==> flow/design.v <==
`timescale 1ns/1ps
module uart_tx (
    input  wire        clk,
    input  wire        rst,         
    input  wire [31:0] baud_div,
    input  wire        tx_start,    
    input  wire [7:0]  tx_data,
    output reg         tx,
    output reg         tx_busy,
    output reg         tx_done
);
    localparam S_IDLE  = 3'd0;
    localparam S_START = 3'd1;
    localparam S_DATA  = 3'd2;
    localparam S_STOP  = 3'd3;
    localparam S_DONE  = 3'd4;
    reg [2:0] state, nxt_state;
    reg [31:0] baud_cnt;
    reg [2:0] bit_cnt;
    reg [7:0] shift_reg;
    always @(posedge clk) begin
        if (rst) begin
            state <= S_IDLE;
            baud_cnt <= 32'd0;
            bit_cnt <= 3'd0;
            shift_reg <= 8'd0;
            tx <= 1'b1;
            tx_busy <= 1'b0;
            tx_done <= 1'b0;
        end else begin
            state <= nxt_state;
            if (state == S_DONE)
                tx_done <= 1'b1;
            else
                tx_done <= 1'b0;
            case (state)
                S_IDLE: begin
                    tx <= 1'b1;
                    tx_busy <= 1'b0;
                    if (tx_start) begin
                        shift_reg <= tx_data;
                        baud_cnt <= (baud_div == 0) ? 32'd1 : baud_div - 1;
                        bit_cnt <= 3'd0;
                        tx_busy <= 1'b1;
                    end
                end
                S_START: begin
                    tx <= 1'b0;  
                    tx_busy <= 1'b1;
                    if (baud_cnt == 0) begin
                        baud_cnt <= (baud_div == 0) ? 32'd1 : baud_div - 1;
                    end else begin
                        baud_cnt <= baud_cnt - 1;
                    end
                end
                S_DATA: begin
                    tx <= shift_reg[0];
                    tx_busy <= 1'b1;
                    if (baud_cnt == 0) begin
                        shift_reg <= {1'b0, shift_reg[7:1]};
                        bit_cnt <= bit_cnt + 1;
                        baud_cnt <= (baud_div == 0) ? 32'd1 : baud_div - 1;
                    end else begin
                        baud_cnt <= baud_cnt - 1;
                    end
                end
                S_STOP: begin
                    tx <= 1'b1;  
                    tx_busy <= 1'b1;
                    if (baud_cnt == 0) begin
                    end else begin
                        baud_cnt <= baud_cnt - 1;
                    end
                end
                S_DONE: begin
                    tx <= 1'b1;
                    tx_busy <= 1'b0;
                end
                default: begin
                    tx <= 1'b1;
                    tx_busy <= 1'b0;
                end
            endcase
        end
    end
    always @(*) begin
        nxt_state = state;
        case (state)
            S_IDLE: if (tx_start) nxt_state = S_START;
            S_START: if (baud_cnt == 32'd0) nxt_state = S_DATA;
            S_DATA: if ((baud_cnt == 32'd0) && (bit_cnt == 3'd7)) nxt_state = S_STOP;
            S_STOP: if (baud_cnt == 32'd0) nxt_state = S_DONE;
            S_DONE: nxt_state = S_IDLE;
        endcase
    end
endmodule
### Tool chain data of uart_tx

Tool output for the design above, in the order of the flow.
Lines are those of the file above, counted from 1.
Library cell names are shortened.
The mark -- stands for no value.

* top module: uart_tx
* clock: clk
* cell library: sky130hd
* timing corner: tt_025C_1v80

### After elaboration

Source: Yosys, flattened and elaborated, memories not mapped. Widths are those after wreduce. Registers that Yosys merges into a memory's read port (data or address) are not register bits. Print and check cells do not count. Equal cells are merged and count once.

* add/sub/neg operators: 3
* eq/ne operators: 11
* multiplexer cells: 20
* reduce/logical cells: 12

Operators with widths (count)
* two-way mux 32 bit: 4
* parallel mux 32 bit (select 3 bit): 1
* subtractor 32 x 1 -> 32 bit with constant B: 2
* logical NOT 32 bit: 2
* two-way mux 3 bit: 6
* parallel mux 8 bit (select 2 bit): 1
* two-way mux 8 bit: 2
* parallel mux 3 bit (select 5 bit): 1
* != test 2 bit with constant B: 6
* == test 3 x 2 -> 1 bit with constant B: 2
* == test 3 bit with constant B: 2
* AND reduction 3 bit: 2
* parallel mux 3 bit (select 2 bit): 1
* AND reduction 5 bit: 1
* nonzero test 5 bit: 1
* nonzero test 4 bit: 1
* parallel mux 1 bit (select 2 bit): 2
* adder 3 x 1 -> 3 bit with constant B: 1
* == test 3 x 1 -> 1 bit with constant B: 1
* logical NOT 3 bit: 1
* OR reduction 3 bit: 1
* nonzero test 2 bit: 1
* OR reduction 2 bit: 1
* two-way mux 1 bit: 2
* logical AND 1 bit: 1

* bits in registers: 49
* input port bits: 43
* output and inout bits: 3
* cells after elaboration: 53

### Logic depth

Yosys ltp: most cells in a row. Word level: on the elaborated netlist, between registers, memories and ports. Mapped: between sequential cells and ports; inverters and the memories' decode and read muxes count.

* depth after elaboration: 4
* ABC_AREA: 0
* gate-level depth with buffers: 9
* mapped depth without buffers: 8

### Netlist

Source: synth_stat.txt of the flow (Yosys; design flattened, memories mapped). It holds for the ABC_AREA given above (unset counts as 0); a run with the other value may have another netlist.
Totals and module areas in this step are rounded.

* mapped cells: 442
* cell area after synthesis: 3523 µm²
* sequential area: 1021 µm²
* mapped flip-flops: 51
* buffer cells: 24

Cell types (count)
* dfxtp_1: 51
* xnor2_1: 21
* nor3_1: 36
* o21ai_0: 27
* nor2_1: 35
* nand2_1: 34
* a21oi_1: 21
* mux2i_1: 10
* a211oi_1: 11
* nor4_1: 13
* ha_1: 6
* nand3_1: 15
* a22oi_1: 9
* clkbuf_1: 18
* mux2_2: 6
* nor4_4: 3
* o22ai_1: 10
* xor2_1: 7

Other cell types: 40; their cells: 109.

### Path before layout

Path of least setup slack by OpenSTA after synthesis, without wires, with an ideal clock, recovery checks aside; 20% of the period is set as input and as output delay. Where synthesis merged equal registers, the netlist keeps one of their names.

* kind: in2reg
* start: input port baud_div[0]
* end: register baud_cnt[16]
* period: 2.85 ns
* external input delay: 0.570 ns
* setup time: 0.117 ns
* arrival: 2.400 ns
* required time: 2.733 ns
* setup slack: 0.333 ns
* delay of the path: 1.947 ns
* driving pins on the path: 9
* buffers on the path: 1
* synthesis period reached: 2.517 ns

"delay of the path" is the arrival time less input delay plus setup time.
"driving pins on the path": output pins that drive a net of the path, with the launching flip-flop's if there is one; two outputs of one cell count as two.
"synthesis period reached" = period - worst setup slack (recovery checks aside). The figure is calculated, with input and output delays left at 20% of the set period.
The rows between start and end are the longest chain of elaborated cells between them; the timing report does not say that the signal goes this way. Where chains are equally long, one stands for them.
A line is the first line of the expression or statement that the cell stems from. Yosys adds cells for indexed reads and writes and turns some case tables into memories.
A register here has more assigning lines than the two given.

* path through: inv_1 > ha_1 > or4b_1 > clkbuf_1 > nor4_4 > nand2_1 > xor2_1 > o22ai_1 > a32o_1
* cells in the longest elaborated chain: 4
* elaborated cells on any way between the ends: 6

RTL lines, path after synthesis
* from (decl): RTL line 5 `input  wire [31:0] baud_div,`
* subtractor 32 x 1 -> 32 bit: RTL line 51 `baud_cnt <= (baud_div == 0) ? 32'd1 : baud_div - 1;`
* two-way mux 32 bit: RTL line 51
* two-way mux 32 bit: RTL line 50 `if (baud_cnt == 0) begin`
* parallel mux 32 bit (select 3 bit): RTL line 36 `case (state)`
* to (assign): RTL line 42 `baud_cnt <= (baud_div == 0) ? 32'd1 : baud_div - 1;`
* to (assign): RTL line 51
* to (decl): RTL line 18 `reg [31:0] baud_cnt;`

### Timing after layout

From the final timing report of flow run A: the path of least setup slack in the routed layout; clock arrival at registers is part of the times.

* kind: reg2reg
* start: register baud_cnt[12]
* end: register baud_cnt[16]
* period: 2.59 ns
* setup time: 0.05 ns
* arrival: 2.58 ns
* required time: 2.86 ns
* setup slack: 0.28 ns
* driving pins on the path: 11
* buffers on the path: 4

The rows between start and end are the longest chain of elaborated cells between them; the timing report does not say that the signal goes this way. Where chains are equally long, one stands for them.
A register here has more assigning lines than the two given.

* path through: dfxtp_2 > nor4_4 > nand4b_4 > buf_6 > buf_4 > nor4_4 > buf_4 > o21ai_4 > buf_12 > o22ai_1 > a32o_1
* cells in the longest elaborated chain: 3
* elaborated cells on any way between the ends: 7

RTL lines, path post-layout
* from (decl): RTL line 18 `reg [31:0] baud_cnt;`
* from (assign): RTL line 42 `baud_cnt <= (baud_div == 0) ? 32'd1 : baud_div - 1;`
* from (assign): RTL line 51 `baud_cnt <= (baud_div == 0) ? 32'd1 : baud_div - 1;`
* subtractor 32 x 1 -> 32 bit: RTL line 72 `baud_cnt <= baud_cnt - 1;`
* two-way mux 32 bit: RTL line 70 `if (baud_cnt == 0) begin`
* parallel mux 32 bit (select 3 bit): RTL line 36 `case (state)`
* to (assign): RTL line 42
* to (assign): RTL line 51
* to (decl): RTL line 18

Subject: flow runs of uart_tx

Hi,

uart_tx through Yosys and OpenROAD on sky130hd: 2 stored runs, unordered, with their settings and measured results. The constraints put input and output delay at 20% of the set period each and load the outputs with 0.01 pF.
"reached clock period" means the clock period less the worst setup slack. The figure is calculated, with input and output delays left at 20% of the set period.
"time used up by the worst setup path": the worst setup path's part of the clock period (all of it between registers, 20% less for each end at a port) less its slack. A launch clock that arrives late makes it longer, a capture clock that arrives late makes it shorter.
"total power of the final layout" is the tool's figure for a default switching activity; nothing was simulated.
Results are given in rounded form.

### Flow run A

==> flow/run.sh <==
#!/bin/bash
# the make line also repeats the synthesis and layout settings of config.mk as NAME=value (left out here)
make -C /OpenROAD-flow-scripts/flow DESIGN_CONFIG=/design/flow/config.mk WORK_HOME=/design/flow/orfs CLKGATE_MAP_FILE= finish
==> flow/config.mk <==
export PLATFORM = sky130hd
export DESIGN_NAME = uart_tx
export DESIGN_NICKNAME = uart_tx
export VERILOG_FILES = /design/flow/design.v
export SDC_FILE = /design/flow/constraint.sdc
export NUM_CORES = 4
export LEC_CHECK = 0
export CAP_MARGIN = 20
export CELL_PAD_IN_SITES_GLOBAL_PLACEMENT = 1
export CORE_MARGIN = 5
export CORE_UTILIZATION = 48
export CTS_CLUSTER_DIAMETER = 273
export CTS_CLUSTER_SIZE = 67
export GPL_ROUTABILITY_DRIVEN = 1
export GPL_TIMING_DRIVEN = 1
export MIN_ROUTING_LAYER = met1
export SETUP_SLACK_MARGIN = 0.52
export SLEW_MARGIN = 20
==> flow/constraint.sdc <==
create_clock -name core_clock -period 2.59 [get_ports {clk}]
set_input_delay 0.5180 -clock core_clock [delete_from_list [all_inputs] [get_ports {clk}]]
set_output_delay 0.5180 -clock core_clock [all_outputs]
set_load 0.01 [all_outputs]

Results of flow run A:
- Chip area after synthesis (Yosys): 3523 µm²
- Total die area: 9154 µm²
- Standard-cell area after layout: 5351 µm²
- Utilization in the final report: 74.2%
- Lowest setup slack: 0.277 ns
- Setup TNS: 0.000 ns
- Worst-case hold slack: 0.446 ns
- Total power of the final layout: 2527 µW
- Reached clock period: 2.313 ns
- Time used up by the worst setup path: 2.31 ns
- Critical path type: reg2reg

### Flow run B

==> flow/run.sh <==
#!/bin/bash
# the make line also repeats the synthesis and layout settings of config.mk as NAME=value (left out here)
make -C /OpenROAD-flow-scripts/flow DESIGN_CONFIG=/design/flow/config.mk WORK_HOME=/design/flow/orfs CLKGATE_MAP_FILE= finish
==> flow/config.mk <==
export PLATFORM = sky130hd
export DESIGN_NAME = uart_tx
export DESIGN_NICKNAME = uart_tx
export VERILOG_FILES = /design/flow/design.v
export SDC_FILE = /design/flow/constraint.sdc
export NUM_CORES = 4
export LEC_CHECK = 0
export ABC_AREA = 1
export CAP_MARGIN = 40
export CELL_PAD_IN_SITES_DETAIL_PLACEMENT = 0
export CORE_MARGIN = 8
export CORE_UTILIZATION = 49
export MIN_ROUTING_LAYER = met1
export PLACE_DENSITY_LB_ADDON = 0.16
export SETUP_SLACK_MARGIN = 0.43
export SLEW_MARGIN = 20
==> flow/constraint.sdc <==
create_clock -name core_clock -period 2.23 [get_ports {clk}]
set_input_delay 0.4460 -clock core_clock [delete_from_list [all_inputs] [get_ports {clk}]]
set_output_delay 0.4460 -clock core_clock [all_outputs]
set_load 0.01 [all_outputs]

Results of flow run B:
- Chip area after synthesis (Yosys): 4170 µm²
- Total die area: 11720 µm²
- Standard-cell area after layout: 6107 µm²
- Utilization in the final report: 74.3%
- Lowest setup slack: 0.295 ns
- Setup TNS: 0.000 ns
- Worst-case hold slack: 0.457 ns
- Total power of the final layout: 2990 µW
- Reached clock period: 1.935 ns
- Time used up by the worst setup path: 1.49 ns
- Critical path type: in2reg

Regards
