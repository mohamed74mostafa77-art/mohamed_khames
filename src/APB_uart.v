==> flow/design.v <==
`timescale 1ns/1ps
module apb_uart (
    input  wire        pclk,
    input  wire        presetn,    
    input  wire [31:0] paddr,
    input  wire        psel,
    input  wire        penable,
    input  wire        pwrite,
    input  wire [31:0] pwdata,
    output reg  [31:0] prdata,
    output reg         pready,
    output wire [31:0] baud_div,
    output reg         tx_start,     
    output reg  [7:0]  tx_data,
    input  wire        tx_busy,
    input  wire        tx_done,
    output reg         rx_reset,     
    input  wire [7:0]  rx_data,
    input  wire        rx_done,
    input  wire        rx_busy,
    input  wire        rx_error
);
    wire rst = ~presetn;
    reg [31:0] ctrl_reg;
    reg [31:0] status_reg;
    reg [31:0] tx_data_reg;
    reg [31:0] rx_data_reg;
    reg [31:0] bauddiv_reg;
    localparam ADDR_CTRL  = 32'h0000;
    localparam ADDR_STATUS= 32'h0001;
    localparam ADDR_TX    = 32'h0002;
    localparam ADDR_RX    = 32'h0003;
    localparam ADDR_BAUD  = 32'h0004;
    always @(posedge pclk) begin
        if (rst) begin
            pready <= 1'b0;
            prdata <= 32'd0;
            ctrl_reg <= 32'd0;
            status_reg <= 32'd0;
            tx_data_reg <= 32'd0;
            rx_data_reg <= 32'd0;
            bauddiv_reg <= 32'd868;  
            tx_start <= 1'b0;
            tx_data <= 8'd0;
            rx_reset <= 1'b0;
        end else begin
            pready <= 1'b0;
            tx_start <= 1'b0;
            rx_reset <= 1'b0;
            status_reg[0] <= rx_busy;
            status_reg[1] <= tx_busy;
            status_reg[2] <= rx_done;
            status_reg[3] <= tx_done;
            status_reg[4] <= rx_error;
            if (psel & penable) begin
                pready <= 1'b1;  
                if (pwrite) begin
                    case (paddr)
                        ADDR_CTRL: begin
                            ctrl_reg <= pwdata;
                            if (pwdata[0]) begin
                                tx_data <= tx_data_reg[7:0];  
                                tx_start <= 1'b1;
                            end
                            if (pwdata[2]) begin
                            end
                            if (pwdata[3]) begin
                                rx_reset <= 1'b1;  
                            end
                        end
                        ADDR_TX: begin
                            tx_data_reg <= pwdata;
                        end
                        ADDR_BAUD: begin
                            bauddiv_reg <= pwdata;
                        end
                        default: begin
                        end
                    endcase
                end else begin
                    case (paddr)
                        ADDR_CTRL: prdata <= ctrl_reg;
                        ADDR_STATUS: prdata <= status_reg;
                        ADDR_TX: prdata <= tx_data_reg;
                        ADDR_RX: prdata <= {24'd0, rx_data};  
                        ADDR_BAUD: prdata <= bauddiv_reg;
                        default: prdata <= 32'hDEAD_BEEF;
                    endcase
                end
            end
        end
    end
    assign baud_div = bauddiv_reg;
endmodule
### Tool chain data of apb_uart

Tool output for the design above, in the order of the flow.
Lines are those of the file above, counted from 1.
Cell names lack the library's common part.
The mark -- stands for no value.

| inputs | value |
|---|---|
| design top | apb_uart |
| clock input | pclk |
| library | sky130hd |
| library corner | tt_025C_1v80 |

### After elaboration

Yosys after proc, flatten, opt, wreduce and memory -nomap, before mapping. Enables and synchronous resets that opt folds into registers are not counted as muxes. Memory bits, and registers merged into a memory's read port (data or address), are not among the register bits. Print and check cells are not counted. Equal cells are merged and count once.

| word-level totals | value |
|---|---|
| bits of input ports | 82 |
| flip-flop bits (word level) | 144 |
| output and inout port bits | 75 |

| operators by class | value |
|---|---|
| bitwise gates (word level) | 2 |
| reduce/logical cells | 7 |
| eq/ne operators | 4 |
| multiplexer cells | 4 |

Operators with widths:

| kind | number |
|---|---|
| case mux 32 bit (select 5 bit) | 1 |
| == test 32 x 2 -> 1 bit (second input constant) | 2 |
| == test 32 x 1 -> 1 bit (second input constant) | 1 |
| == test 32 x 3 -> 1 bit (second input constant) | 1 |
| logical NOT 32 bit | 1 |
| AND reduction 3 bit | 3 |
| AND reduction 4 bit | 2 |
| two-way mux 1 bit | 3 |
| AND reduction 2 bit | 1 |
| bitwise AND 1 bit | 1 |
| inverter 1 bit | 1 |

### Depth

Longest topological path by Yosys (ltp), each cell counted once; first at word level (registers and memories cut), then after technology mapping (sequential cells cut; the memories' decode and read muxes count).

| logic depth | value |
|---|---|
| depth after elaboration | 2 |
| ABC_AREA | 0 |
| gate-level depth with buffers | 7 |

### After synthesis

The flow's flattened synthesis, as Yosys stat reports it; memories are mapped. The netlist is that of the ABC_AREA named above (0 if unset); the other value can give another one.
Totals and module areas in this step are rounded.

| synthesis totals | value |
|---|---|
| flip-flops | 144 |
| sequential part of the area | 2,880 µm² |
| cell count | 622 |
| cell area after synthesis | 6,230 µm² |
| buffers | 49 |

Cells by type:

| cell type | number | total area (µm²) |
|---|---|---|
| dfxtp_1 | 144 | 2.88E+03 |
| mux2i_1 | 102 | 1.02E+03 |
| nand2_1 | 144 | 540.518 |
| a22oi_1 | 32 | 240.23 |
| o21ai_0 | 32 | 160.154 |
| clkbuf_8 | 11 | 151.395 |
| buf_8 | 9 | 135.13 |
| a31oi_1 | 17 | 106.352 |
| mux4_2 | 4 | 90.086 |
| nand3_1 | 17 | 85.082 |
| and2b_2 | 8 | 70.067 |
| and3_1 | 11 | 68.816 |
| clkbuf_1 | 17 | 63.811 |
| a31o_2 | 7 | 61.309 |
| nor3_4 | 3 | 48.797 |
| mux2_2 | 4 | 45.043 |
| nor4b_2 | 3 | 45.043 |
| and2_1 | 7 | 43.792 |

Not listed: further types 26, cells in them 50.

### Path before layout

Path of least setup slack by OpenSTA after synthesis, without wires, with an ideal clock, recovery checks aside; 20% of the period is set as input and as output delay. Where synthesis merged equal registers, the netlist keeps one of their names.

| path post-synthesis | value |
|---|---|
| path kind | in2reg |
| start | input port paddr[10] |
| end | register bauddiv_reg[0] |
| clock period | 2.49 ns |
| arrival time | 2.259 ns |
| path slack | 0.160 ns |
| delay of the path | 1.833 ns |
| input delay | 0.498 ns |
| driving pins on the path | 6 |
| synthesis period reached | 2.33 ns |

"delay of the path" = arrival - input delay + setup time.
"driving pins on the path" counts driving pins, that of a launching flip-flop among them; a cell with two outputs on the path counts twice.
"synthesis period reached" = period - worst setup slack (recovery checks aside). The figure is calculated, with input and output delays left at 20% of the set period.
Between the ends stands the longest chain of elaborated cells between them, by number of cells; it is not shown to be the way that was timed. Of several equally long chains one is given.
Each line given opens the expression or statement behind the cell; cells for indexed reads and writes are added by Yosys, which also makes memories of some case tables.

| between the ends, post-synthesis | value |
|---|---|
| cells stage by stage | or4_1 > or3_1 > buf_6 > nor3_4 > buf_8 > mux2i_1 |
| cells in the longest elaborated chain | 2 |
| elaborated cells between the ends (all ways) | 2 |

RTL lines, path post-synthesis:

| item | line | source |
|---|---|---|
| start, declared | 5 | `input  wire [31:0] paddr,` |
| == test 32 x 3 -> 1 bit | 58 | `case (paddr)` |
| AND reduction 3 bit | -- |  |
| end, assigned | 42 | `bauddiv_reg <= 32'd868;` |
| end, assigned | 75 | `bauddiv_reg <= pwdata;` |
| end, declared | 28 | `reg [31:0] bauddiv_reg;` |

### Worst path after layout

From the final timing report of record 1: the path of least setup slack in the routed layout; clock arrival at registers is part of the times.

| path after layout | value |
|---|---|
| path kind | in2reg |
| start | input port pwrite |
| end | register prdata[17] |
| path slack | 1.40 ns |
| driving pins on the path | 6 |
| input delay | 0.97 ns |
| arrival time | 3.82 ns |
| clock period | 4.86 ns |

Between the ends stands the longest chain of elaborated cells between them, by number of cells; it is not shown to be the way that was timed. Of several equally long chains one is given.
At most two assigning lines are given for a register; there are more.

| between the ends, after layout | value |
|---|---|
| cells stage by stage | clkdlybuf4s50_1 > nand3b_1 > nor3_1 > nor3b_4 > buf_12 > a31o_2 |
| cells in the longest elaborated chain | 2 |
| elaborated cells between the ends (all ways) | 2 |

RTL lines, path after layout:

| item | line | source |
|---|---|---|
| start, declared | 8 | `input  wire        pwrite,` |
| inverter 1 bit | -- |  |
| AND reduction 2 bit | -- |  |
| end, assigned | 82 | `ADDR_CTRL: prdata <= ctrl_reg;` |
| end, assigned | 83 | `ADDR_STATUS: prdata <= status_reg;` |
| end, declared | 10 | `output reg  [31:0] prdata,` |

Memo
Re: implementation data of apb_uart

Flow measurements of apb_uart on sky130hd: 2 stored runs with different settings, listed in no order. Input and output delays are each 20% of the period that was set; the output load is 0.01 pF.
By "period reached" is meant the clock period of the run minus its worst setup slack. This is arithmetic on one report: input and output delays are still those of the set period (20% each).
By "power consumption" is meant OpenSTA's value without simulated activity: inputs other than the clock are taken to toggle once in ten clock periods, and the tool carries that through the logic.
The results are shown rounded.

#### Record 1

| setting | value |
|---|---|
| period_ns | `4.86` |
| CORE_UTILIZATION | `33` |
| SETUP_SLACK_MARGIN | `0.7` |
| PLACE_DENSITY_LB_ADDON | `0.07` |
| CORE_MARGIN | `3` |
| CTS_CLUSTER_SIZE | `73` |
| CAP_MARGIN | `40` |
| SLEW_MARGIN | `35` |
| MIN_ROUTING_LAYER | `met2` |
| MAX_ROUTING_LAYER | `met5` |

| result | value |
|---|---|
| worst hold slack in the final report | 0.457 ns |
| synthesized cell area | 6,230 µm² |
| die area | 20,600 µm² |
| period reached | 3.463 ns |
| sum of negative setup slack | 0.000 ns |
| power consumption | 2.67 mW |
| utilization | 45.9 % |
| lowest setup slack | 1.40 ns |

#### Record 2

| setting | value |
|---|---|
| period_ns | `3.45` |
| CORE_UTILIZATION | `21` |
| SETUP_SLACK_MARGIN | `0.88` |
| PLACE_DENSITY | `0.83` |
| CORE_MARGIN | `4` |
| CELL_PAD_IN_SITES_GLOBAL_PLACEMENT | `0` |
| GPL_ROUTABILITY_DRIVEN | `0` |
| CAP_MARGIN | `25` |
| MAX_ROUTING_LAYER | `met4` |
| SLEW_MARGIN | `20` |

| result | value |
|---|---|
| worst hold slack in the final report | 0.455 ns |
| synthesized cell area | 6,230 µm² |
| die area | 32,500 µm² |
| period reached | 2.561 ns |
| sum of negative setup slack | 0.000 ns |
| power consumption | 3.71 mW |
| utilization | 30.8 % |
| lowest setup slack | 0.889 ns |
